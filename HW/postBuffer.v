==> flow/design.v <==
`timescale 1ns/1ps
module postBuffer (
	input 					clk				,
	input 					rst_n			,
	input 					i_valid			,
	input 					i_spike			,
	input 					i_cnt_clr		,
	input 					i_s_init		,
	input 		[4:0] 		i_neuron_idx	,
	output 		[17:0] 		o_spike_buffer	,
	output 		[287:0] 	o_y1_trace		,
	output 		[287:0] 	o_y2_trace_buf	,
	output 		[4:0] 		o_inhbt			,
	output 		[125:0] 	o_post_cnt		,
	output 					o_valid
);
reg 	[17:0] 		spike_buf						;
reg 	[15:0] 		y1_trace			[17:0]		;
reg 	[15:0] 		y2_trace			[17:0]		;
reg 	[15:0] 		y2_trace_buf		[17:0]		;
reg 	[4:0] 		neuron_idx_buf					;
reg 	[4:0] 		ltrl_inhbt						;
reg 	[6:0] 		post_cnt			[17:0]		;
reg 				valid_buf						;
reg 				valid							;
reg 				s_init_d						;
wire 	[4:0] 		neuron_idx = i_neuron_idx		;
always @(posedge clk or negedge rst_n) begin
	if(!rst_n) begin
		valid_buf <= 1'b0;
		valid <= 1'b0;
		s_init_d <= 1'b0;
		neuron_idx_buf <= 5'd0;
	end else begin
		valid_buf <= i_valid;
		valid <= i_valid && (neuron_idx == 5'd17);
		s_init_d <= i_s_init;
		neuron_idx_buf <= neuron_idx;
	end
end
always @(posedge clk or negedge rst_n) begin
	if(!rst_n) begin
		spike_buf <= 18'd0;
	end else if(i_valid) begin
		spike_buf <= {i_spike, spike_buf[17:1]};
	end else begin
		spike_buf <= spike_buf;
	end
end
always @(posedge clk or negedge rst_n) begin
	if(!rst_n) begin
		ltrl_inhbt <= 5'd0;
	end else begin
		if(i_valid) begin
			if(neuron_idx == 5'd0) begin
				ltrl_inhbt <= i_spike ? 5'd1 : 5'd0;
			end else begin
				ltrl_inhbt <= i_spike ? ltrl_inhbt + 5'd1 : ltrl_inhbt;
			end
		end else begin
			ltrl_inhbt <= ltrl_inhbt;
		end
	end
end
assign o_inhbt = ltrl_inhbt;
(* DONT_TOUCH = "TRUE" *) wire [15:0] sub2_1_out;
(* DONT_TOUCH = "TRUE" *) wire [15:0] sub2_2_out;
reg [31:0] sub2_1_in;
reg [31:0] sub2_2_in;
always @(posedge clk or negedge rst_n) begin
	if(!rst_n) begin
		sub2_1_in <= 32'd0;
		sub2_2_in <= 32'd0;
	end else begin
		if(i_valid) begin
			if(i_spike) begin
				sub2_1_in[31:16] <= 16'hffff;
				sub2_1_in[15:0] <= 16'd0;
				sub2_2_in[31:16] <= 16'hffff;
				sub2_2_in[15:0] <= 16'd0;
			end else begin
				sub2_1_in[31:16] <= y1_trace[neuron_idx];
				sub2_1_in[15:0] <= {4'd0, y1_trace[neuron_idx][15:4]};
				sub2_2_in[31:16] <= y2_trace[neuron_idx];
				sub2_2_in[15:0] <= {5'd0, y2_trace[neuron_idx][15:5]};
			end
		end else begin
			sub2_1_in <= 32'd0;
			sub2_2_in <= 32'd0;
		end
	end
end
assign sub2_1_out = sub2_1_in[31:16] - sub2_1_in[15:0];
assign sub2_2_out = sub2_2_in[31:16] - sub2_2_in[15:0];
always @(posedge clk) begin
	if(s_init_d) begin
		y1_trace[neuron_idx_buf] <= 16'd0;
		y2_trace[neuron_idx_buf] <= 16'd0;
		y2_trace_buf[neuron_idx_buf] <= 16'd0;
	end else if(valid_buf) begin
		y1_trace[neuron_idx_buf] <= sub2_1_out;
		y2_trace[neuron_idx_buf] <= sub2_2_out;
		y2_trace_buf[neuron_idx_buf] <= y2_trace[neuron_idx_buf];
	end
end
genvar nrn_idx;
generate
	for(nrn_idx=0; nrn_idx<18; nrn_idx=nrn_idx+1) begin : gen_cnt
		assign o_y1_trace[nrn_idx*16 +: 16] = y1_trace[nrn_idx];
		assign o_y2_trace_buf[nrn_idx*16 +: 16] = y2_trace_buf[nrn_idx];	
		assign o_post_cnt[nrn_idx*7 +: 7] = post_cnt[nrn_idx];
		always @(posedge clk or negedge rst_n) begin
			if(!rst_n) begin
				post_cnt[nrn_idx] <= 7'd0;
			end else begin
				if(i_cnt_clr) begin
					post_cnt[nrn_idx] <= 7'd0;
				end else if(i_valid) begin
					case(neuron_idx) 
						nrn_idx:
							post_cnt[nrn_idx] <= post_cnt[nrn_idx] + (i_spike ? 7'd1 : 7'd0);
					endcase
				end else begin
					post_cnt[nrn_idx] <= post_cnt[nrn_idx];
				end
			end
		end
	end
endgenerate
assign o_spike_buffer = spike_buf;
assign o_valid = valid;
endmodule
Step by step through the tools: postBuffer
The steps from the RTL of postBuffer to its reports follow in flow order.
Lines are those of the file above, counted from 1.
Cell names lack the library's common part.
{ "design": {"top": "postBuffer", "clock": "clk", "lib": "sky130hd", "corner": "tt_025C_1v80"} }

Elaborated design
Yosys after proc, flatten, opt, wreduce and memory -nomap, before mapping. Print and check cells are not counted.
Yosys's memory passes give these memory sizes; they may raise the number of words (mostly to a power of two), join words into wider ones and drop unused or constant bits.
{ "bits": {"ram_bits": 1312, "mem_count": 3, "wordCells": 189, "ff_bits": 221, "input_bits": 11, "out_inout_bits": 726} }
{ "mem_list": {"columns": ["name", "size", "word_bits", "line_no", "rtl"], "rows": [
  ["y1_trace", 32, 16, 18, "reg [15:0] y1_trace [17:0] ;"],
  ["y2_trace_buf", 32, 16, 20, "reg [15:0] y2_trace_buf [17:0] ;"],
  ["y2_trace", 18, 16, 19, "reg [15:0] y2_trace [17:0] ;"]
]} }
{ "op_classes": {"n_addsub": 21, "reduce_and_logical": 41, "n_eq": 17, "logic": 3, "n_mux": 78} }
{ "ops": {"columns": ["operator", "count"], "rows": [
  ["2-to-1 mux 7 bit", 54],
  ["2-to-1 mux 16 bit", 13],
  ["adder 7 bit", 17],
  ["nonzero test 2 bit", 20],
  ["== test 5 x 4 -> 1 bit (second input constant)", 8],
  ["AND reduction 2 bit", 19],
  ["subtractor 16 bit", 2],
  ["2-to-1 mux 12 bit", 2],
  ["2-to-1 mux 11 bit", 2],
  ["== test 5 x 3 -> 1 bit (second input constant)", 4],
  ["== test 5 x 2 -> 1 bit (second input constant)", 2],
  ["== test 5 bit (second input constant)", 2],
  ["2-to-1 mux 5 bit", 2],
  ["adder 7 x 1 -> 7 bit", 1],
  ["adder 5 x 1 -> 5 bit (second input constant)", 1],
  ["== test 5 x 1 -> 1 bit (second input constant)", 1],
  ["zero test 5 bit", 1],
  ["2-to-1 mux 1 bit", 5],
  ["bitwise OR 1 bit", 3],
  ["logical AND 1 bit", 1]
]} }

Logic depth
Yosys ltp: most cells in a row. Word level: on the elaborated netlist, between registers, memories and ports. Mapped: between sequential cells and ports; inverters and the memories' decode and read muxes count.
{ "depth": {"word_depth": 5, "abc_area": 0, "mapped_depth": 10} }

After synthesis
Source: synth_stat.txt of the flow (Yosys; design flattened, memories mapped). It holds for the ABC_AREA given above (unset counts as 0); a run with the other value may have another netlist.
{ "by_type": {"columns": ["cell_type", "count", "area_total_um2"], "rows": [
  ["edfxtp_1", 1088, 3.27E+04],
  ["mux4_2", 236, 5.32E+03],
  ["dfrtp_1", 212, 5.31E+03],
  ["mux2i_1", 142, 1.42E+03],
  ["nor2_1", 250, 938.4],
  ["ha_1", 62, 775.744],
  ["mux2_2", 60, 675.648],
  ["xor2_1", 73, 639.363],
  ["nand2_1", 116, 435.418],
  ["a21oi_1", 67, 335.322],
  ["o21ai_0", 53, 265.254],
  ["clkbuf_1", 63, 236.477],
  ["nand4_1", 35, 218.96],
  ["buf_2", 40, 200.192],
  ["or3_1", 25, 156.4],
  ["o22ai_1", 24, 150.144],
  ["a211oi_1", 19, 142.637],
  ["inv_1", 34, 127.622]
]} }
Not listed: further types 49, cells in them 267.
{ "synth_totals": {"flip_flops": 1300, "cell_count": 2866, "mapped_area_um2": 52160.0, "seqArea_um2": 37976.4} }

Worst setup path after synthesis
OpenSTA on the mapped netlist: ideal clock, no wires. The path of least setup slack (recovery checks aside). Input and output delay are each 20% of the period. Register names are those of the netlist, which keeps one name where synthesis merged equal registers.
{ "synth_timing": {"path_kind": "flip-flop to flip-flop", "from": "reg neuron_idx_buf[0]", "to": "mem y1_trace[5][0]", "setup_slack_ns": 1.485, "stages": 6, "tclk_ns": 6.8, "delay_ns": 5.315, "arrival_time_ns": 4.802, "synth_period_reached_ns": 5.315} }
"delay_ns" is the arrival time less input delay plus setup time.
"stages": output pins that drive a net of the path, with the launching flip-flop's if there is one; two outputs of one cell count as two.
"synth_period_reached_ns" is the clock period less the worst setup slack; recovery checks do not enter. This is arithmetic on one report: input and output delays are still those of the set period (20% each).
{ "synth_between": {"cell_sequence": "dfrtp_1 -> buf_2 -> buf_2 -> or3b_2 -> clkbuf_1 -> nor3_1"} }
{ "synth_rtl": {"columns": ["element", "line_no", "rtl"], "rows": [
  ["from (decl)", 21, "reg [4:0] neuron_idx_buf ;"],
  ["from (assign)", 33, "neuron_idx_buf <= 5'd0;"],
  ["from (assign)", 38, "neuron_idx_buf <= neuron_idx;"],
  ["to (decl)", 18, "reg [15:0] y1_trace [17:0] ;"]
]} }
Chain of elaborated cells between the ends: none given.

Timing after layout
Path of least setup slack in the final report of run 1 (OpenROAD, finished layout, wires in). Where an end is a register, its clock arrival counts in the times.
{ "layout_timing": {"path_kind": "input port to flip-flop", "from": "in i_neuron_idx[2]", "to": "reg sub2_1_in[21]", "stages": 9, "arrival_time_ns": 5.25, "tclk_ns": 7.9, "setup_slack_ns": 3.24} }
The rows between start and end are the longest chain of elaborated cells between them; the timing report does not say that the signal goes this way. Where chains are equally long, one stands for them.
Each line given opens the expression or statement behind the cell; cells for indexed reads and writes are added by Yosys, which also makes memories of some case tables.
A memory read counts as a cell of the chain, while the word-level depth stops at memories.
A register here has more assigning lines than the two given.
{ "layout_between": {"cell_sequence": "buf_4 -> buf_4 -> nor2b_2 -> buf_4 -> nand2b_1 -> o221ai_1 -> a21o_1 -> o21ai_0 -> a21boi_0", "elab_chain_cells": 3} }
{ "layout_rtl": {"columns": ["element", "line_no", "rtl"], "rows": [
  ["from (decl)", 9, "input [4:0] i_neuron_idx ,"],
  ["memory read (32 x 16 bit)", 18, "reg [15:0] y1_trace [17:0] ;"],
  ["2-to-1 mux 16 bit", 76, "if(i_spike) begin"],
  ["2-to-1 mux 16 bit", 75, "if(i_valid) begin"],
  ["to (assign)", 77, "sub2_1_in[31:16] <= 16'hffff;"],
  ["to (assign)", 82, "sub2_1_in[31:16] <= y1_trace[neuron_idx];"],
  ["to (decl)", 68, "reg [31:0] sub2_1_in;"]
]} }

# Flow runs of postBuffer

Top module postBuffer; platform sky130hd; tools Yosys and OpenROAD; 2 stored runs in no particular order. Input and output delays are each 20% of the period that was set; the output load is 0.01 pF.
"timing.worst_path_ns" = time allowed to the worst setup path (clock period - input delay - output delay, where it has them) - its slack; a late launch clock adds to it, a late capture clock takes from it.
"design_power_mw": no workload was simulated; the value follows from the tool's default switching activity.
[
  {
    "run": "run 1",
    "settings": { "period_ns": 7.9, "CORE_UTILIZATION": 57, "PLACE_DENSITY_LB_ADDON": 0.09, "CORE_ASPECT_RATIO": 1.65, "CELL_PAD_IN_SITES_GLOBAL_PLACEMENT": 0, "CELL_PAD_IN_SITES_DETAIL_PLACEMENT": 1, "CAP_MARGIN": 10, "SLEW_MARGIN": 30, "MIN_ROUTING_LAYER": "met2", "MAX_ROUTING_LAYER": "met5", "CORE_MARGIN": 2 },
    "results": { "tns_ns": 0.000, "timing.setup.ws_ns": 3.241, "yosys.chip_area_um2": 52160.0, "final_util_pct": 72.1, "timing.worst_path_ns": 3.08, "worst_path_kind": "input port to flip-flop", "total_die_area_um2": 94021.7, "hold_worst_slack_ns": 0.523, "design_power_mw": 15.154 }
  },
  {
    "run": "run 2",
    "settings": { "period_ns": 3.48, "CORE_UTILIZATION": 48, "SETUP_SLACK_MARGIN": 0.63, "PLACE_DENSITY_LB_ADDON": 0.0, "CORE_MARGIN": 6, "CELL_PAD_IN_SITES_DETAIL_PLACEMENT": 0, "ABC_AREA": 1, "CTS_CLUSTER_SIZE": 14, "CTS_CLUSTER_DIAMETER": 108, "SLEW_MARGIN": 25, "CAP_MARGIN": 20 },
    "results": { "tns_ns": 0.000, "timing.setup.ws_ns": 0.823, "yosys.chip_area_um2": 53257.3, "final_util_pct": 60.8, "timing.worst_path_ns": 2.66, "worst_path_kind": "flip-flop to flip-flop", "total_die_area_um2": 119091.0, "hold_worst_slack_ns": 0.444, "design_power_mw": 30.992 }
  }
]
